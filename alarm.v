==> flow/design.v <==
module Alarm(input reset, input clk, input [1:0] hour_in1, input [3:0] hour_in0, input [3:0] min_in1, input [3:0] min_in0, input time_set, input alarm_set, input alarm_on, input stop, output reg alarm, output [1:0] hour_out1, output [3:0] hour_out0, output [3:0] min_out1, output [3:0] min_out0, output [3:0] sec_out1, output [3:0] sec_out0);
reg [5:0] temp_hour, temp_min, temp_sec;
reg [1:0] clock_hr1, alarm_hr1;
reg [3:0] clock_hr0, alarm_hr0;
reg [3:0] clock_min1, alarm_min1;
reg [3:0] clock_min0, alarm_min0;
reg [3:0] clock_sec1, alarm_sec1;
reg [3:0] clock_sec0, alarm_sec0;
function [3:0] modulo;
input [5:0] number;
begin
if(number >= 50)
  modulo = 5;
else if(number >= 40)
  modulo = 4;
else if(number >= 30)
  modulo = 3;
else if(number >= 20)
  modulo = 2;
else if(number >= 10)
  modulo = 1;
else
  modulo = 0;
end
endfunction
always @ (posedge clk or posedge reset)
begin
if(reset) begin
  alarm_hr1 <= 2'b00;
  alarm_hr0 <= 4'b0000;
  alarm_min1 <= 4'b0000;
  alarm_min0 <= 4'b0000;
  alarm_sec1 <= 4'b0000;
  alarm_sec0 <= 4'b0000;
  temp_hour <= 0;
  temp_min <= 0;
  temp_sec <= 0;
  end
else begin
  if(time_set) begin
      temp_hour <= 10*hour_in1 + hour_in0;
      temp_min <= 10*min_in1 + min_in0;
      temp_sec <= 0;
    end
    if(alarm_set)
      begin
        alarm_hr1 <= hour_in1;
        alarm_hr0 <= hour_in0;
        alarm_min1 <= min_in1;
        alarm_min0 <= min_in0;
        alarm_sec1 <= 4'b0000;
        alarm_sec0 <= 4'b0000;
      end
    else
      begin
        temp_sec <= temp_sec + 1;
        if(temp_sec >= 59)
          begin
            temp_min <= temp_min + 1;
            temp_sec <= 0;
          end
        if(temp_min >= 59)
          begin
            temp_hour <= temp_hour + 1;
            temp_min <= 0;
          end
        if(temp_hour >= 24)
          begin
            temp_hour <= 0;
          end
      end
  end
end
always @ (*)
  begin
    if(temp_hour >= 20)
      begin
        clock_hr1 = 2;
      end
	else begin
		if(temp_hour >= 10)
			clock_hr1 = 1;
		else
      clock_hr1 = 0;
  end
  clock_hr0 = temp_hour - 10*clock_hr1;
  clock_min1 = modulo(temp_min);
  clock_min0 = temp_min - 10*clock_min1;
  clock_sec1 = modulo(temp_sec);
  clock_sec0 = temp_sec - 10*clock_sec1;
end
assign hour_out1 = clock_hr1;
assign hour_out0 = clock_hr0;
assign min_out1 = clock_min1;
assign min_out0 = clock_min0;
assign sec_out1 = clock_sec1;
assign sec_out0 = clock_sec0;
always @ (posedge clk or posedge reset)
  begin
    if(reset)
      alarm <= 0;
    else
      begin
        if({alarm_hr1, alarm_hr0, alarm_min1, alarm_min0, alarm_sec1, alarm_sec0} == {clock_hr1, clock_hr0, clock_min1, clock_min0, clock_sec1, clock_sec0})
          begin
            if(alarm_on)
              alarm <= 1;
          end
        if(stop)
          alarm <= 0;
      end
  end
endmodule
[Reports on Alarm]
What the tools print for Alarm, step after step.
Lines are those of the file above, counted from 1.
Cell names lack the library's common part.
Not given: --
Inputs
  top: Alarm
  clock: clk
  cell library: sky130hd
  corner: tt_025C_1v80

[Word level]
Counts by Yosys on the flattened word-level netlist (proc, flatten, opt, wreduce; memories kept). Register bits leave out memories and registers merged into their read ports (data or address). Print and check cells are left out. Cells with the same type and inputs are merged into one.
Word-level totals
  register bits after elaboration: 33
  bits of input ports: 20
  cells after elaboration: 67
Cells by class
  add/subtract/negate cells: 8
  $mul: 5
  magnitude comparators: 15
  equality and inequality tests: 2
  mux-type cells: 26
  reduce/logical cells: 3
Operators with widths (count)
  two-way mux 6 bit: 11
  greater-or-equal comparator 6 x 5 -> 1 bit (second input constant): 6
  greater-or-equal comparator 6 bit (second input constant): 6
  equality test 22 bit: 1
  multiplier 3 x 3 -> 3 bit (first input constant): 2
  adder 6 x 1 -> 6 bit (second input constant): 3
  greater-or-equal comparator 6 x 4 -> 1 bit (second input constant): 3
  multiplier 3 x 4 -> 5 bit (first input constant): 1
  subtractor 4 bit: 3
  adder 6 x 4 -> 6 bit: 2
  two-way mux 3 bit: 4
  multiplier 3 x 2 -> 5 bit (first input constant): 1
  two-way mux 2 bit: 5
  multiplier 3 x 2 -> 3 bit (first input constant): 1
  two-way mux 1 bit: 6
  nonzero test 2 bit: 2
  inequality test 2 bit (second input constant): 1
  AND reduction 2 bit: 1

[Longest topological paths]
Depth = most cells in a row (Yosys ltp): at word level without a register or memory, in the mapped netlist without a sequential cell, where the memories' decode and read muxes count.
Depth
  word-level depth: 11
  ABC_AREA: 1
  mapped depth: 23

[After synthesis]
Yosys stat after the flow's synthesis: flattened, memories mapped to cells. It holds for the ABC_AREA given above (unset counts as 0); a run with the other value may have another netlist.
The area totals of this step are shown rounded.
Mapped netlist
  cells in the netlist: 397
  mapped area: 2800 um^2
  flip-flop cells: 33
Cell types (count)
  dfrtp_1: 33
  nand2_1: 105
  ha_1: 20
  inv_1: 66
  nor2_1: 40
  o21ai_0: 29
  nand3_1: 22
  fa_1: 5
  xor2_1: 10
  buf_4: 8
  o22ai_1: 8
  nand2_2: 6
  a21oi_1: 6
  xnor2_1: 3
  a211oi_2: 2
  clkbuf_1: 6
  nor2_4: 2
  a31oi_1: 3
Other cell types: 16; their cells: 23.

[Timing after synthesis]
Source: OpenSTA report_checks on the synthesized netlist (no wires, ideal clock, input and output delay 20% of the period each), path of least setup slack; recovery checks are left aside. Register names are those of the netlist, which keeps one name where synthesis merged equal registers.
Timing path post-synthesis
  kind: register -> output
  from: register temp_sec[0]
  to: output sec_out0[3]
  period: 5.33 ns
  launch time at the first pin: 0.000 ns
  arrival: 2.200 ns
  slack: 2.064 ns
  path delay: 2.200 ns
  stages on the path: 13
  buffers on the path: 0
  period reached after synthesis: 3.266 ns
"path delay" = arrival - input delay + setup time.
A path that ends at an output port has no setup time.
"stages on the path" counts driving pins, that of a launching flip-flop among them; a cell with two outputs on the path counts twice.
"period reached after synthesis" is the clock period less the worst setup slack; recovery checks do not enter. This is arithmetic on one report: input and output delays are still those of the set period (20% each).
Between the ends stands the longest chain of elaborated cells between them, by number of cells; it is not shown to be the way that was timed. Of several equally long chains one is given.
A line is the first line of the expression or statement that the cell stems from. Yosys adds cells for indexed reads and writes and turns some case tables into memories.
A register here has more assigning lines than the two given.
Between the ends, post-synthesis
  cell sequence: dfrtp_1 inv_1 ha_1 nor2_1 nand3_1 nand3_1 a21boi_0 inv_1 ha_1 fa_1 xnor2_1 nand3_1 nand2_1
  cells in the longest elaborated chain: 8
RTL lines, path post-synthesis
  start, declared: RTL line 2  | reg [5:0] temp_hour, temp_min, temp_sec;
  start, assigned: RTL line 37  | temp_sec <= 0;
  start, assigned: RTL line 56  | temp_sec <= temp_sec + 1;
  greater-or-equal comparator 6 x 4 -> 1 bit: RTL line 20  | else if(number >= 10)
  two-way mux 1 bit: RTL line 20
  two-way mux 2 bit: RTL line 18  | else if(number >= 20)
  two-way mux 2 bit: RTL line 16  | else if(number >= 30)
  two-way mux 3 bit: RTL line 14  | else if(number >= 40)
  two-way mux 3 bit: RTL line 12  | if(number >= 50)
  multiplier 3 x 3 -> 3 bit: RTL line 90  | clock_sec0 = temp_sec - 10*clock_sec1;
  subtractor 4 bit: RTL line 90
  end, declared: RTL line 1  | module Alarm(input reset, input clk, input [1:0] hour_in1, input [3:0] hour_in0, input [3:0] min_in1, input [3 ...
Some nets on the timed path still bear RTL names; the line given drives or declares the net.
Nets with RTL names, path post-synthesis (RTL line)
  sec_out1[0]: 12

[Path in the finished layout]
From the final timing report of run A: the path of least setup slack in the routed layout; clock arrival at registers is part of the times.
Timing path post-layout
  kind: register -> output
  from: register temp_min[3]
  to: output min_out0[3]
  period: 3.06 ns
  launch time at the first pin: 0.28 ns
  arrival: 2.50 ns
  slack: -0.05 ns
  stages on the path: 17
  buffers on the path: 2
Between the ends stands the longest chain of elaborated cells between them, by number of cells; it is not shown to be the way that was timed. Of several equally long chains one is given.
A register here has more assigning lines than the two given.
Between the ends, post-layout
  cell sequence: dfrtp_1 buf_6 nor2_1 nand2_1 nand2_2 nand2_2 nand2_2 nand2_2 nand2_2 ha_4 inv_2 fa_2 xor2_1 nand3b_1 nand2_2 inv_2 buf_6
  cells in the longest elaborated chain: 8
RTL lines, path post-layout
  start, declared: RTL line 2  | reg [5:0] temp_hour, temp_min, temp_sec;
  start, assigned: RTL line 42  | temp_min <= 10*min_in1 + min_in0;
  start, assigned: RTL line 59  | temp_min <= temp_min + 1;
  greater-or-equal comparator 6 x 4 -> 1 bit: RTL line 20  | else if(number >= 10)
  two-way mux 1 bit: RTL line 20
  two-way mux 2 bit: RTL line 18  | else if(number >= 20)
  two-way mux 2 bit: RTL line 16  | else if(number >= 30)
  two-way mux 3 bit: RTL line 14  | else if(number >= 40)
  two-way mux 3 bit: RTL line 12  | if(number >= 50)
  multiplier 3 x 3 -> 3 bit: RTL line 88  | clock_min0 = temp_min - 10*clock_min1;
  subtractor 4 bit: RTL line 88
  end, declared: RTL line 1  | module Alarm(input reset, input clk, input [1:0] hour_in1, input [3:0] hour_in0, input [3:0] min_in1, input [3 ...

Design Alarm on sky130hd. What follows are 2 stored runs of the flow, each under its own settings; their order means nothing. The constraints put input and output delay at 20% of the set period each and load the outputs with 0.01 pF.
By "achieved clock period" is meant the clock period of the run minus its worst setup slack. This is arithmetic on one report: input and output delays are still those of the set period (20% each).
"worst setup path time" = time allowed to the worst setup path (clock period - input delay - output delay, where it has them) - its slack; a late launch clock adds to it, a late capture clock takes from it.
"power" rests on the timing tool's default activity at the inputs, not on a simulated workload.
Values from the reports are rounded here.
[run A] settings: period_ns=3.06, CORE_UTILIZATION=35, SETUP_SLACK_MARGIN=0.72, PLACE_DENSITY_LB_ADDON=0.12, CORE_ASPECT_RATIO=1.25, ABC_AREA=1, GPL_TIMING_DRIVEN=0, GPL_ROUTABILITY_DRIVEN=0, CTS_CLUSTER_SIZE=37, CTS_CLUSTER_DIAMETER=336, CAP_MARGIN=5, SLEW_MARGIN=35, CORE_MARGIN=2
[run A] result: chip area after synthesis (Yosys) 2800 um^2, die area 8600 um^2, standard-cell area of the final layout 4200 um^2, utilization 54 %, worst setup slack after layout -0.052 ns, total negative slack -0.081 ns, worst hold slack 0.50 ns, power 2500 uW, achieved clock period 3.112 ns, worst setup path time 2.50 ns, worst setup path kind register -> output
[run B] settings: period_ns=2.58, CORE_UTILIZATION=58, SETUP_SLACK_MARGIN=0.3, PLACE_DENSITY=0.92, CORE_MARGIN=4, CELL_PAD_IN_SITES_DETAIL_PLACEMENT=2, GPL_TIMING_DRIVEN=1, CTS_CLUSTER_SIZE=23, SLEW_MARGIN=5, MIN_ROUTING_LAYER=met2, CAP_MARGIN=20
[run B] result: did not finish, placement stopped with DPL-0033
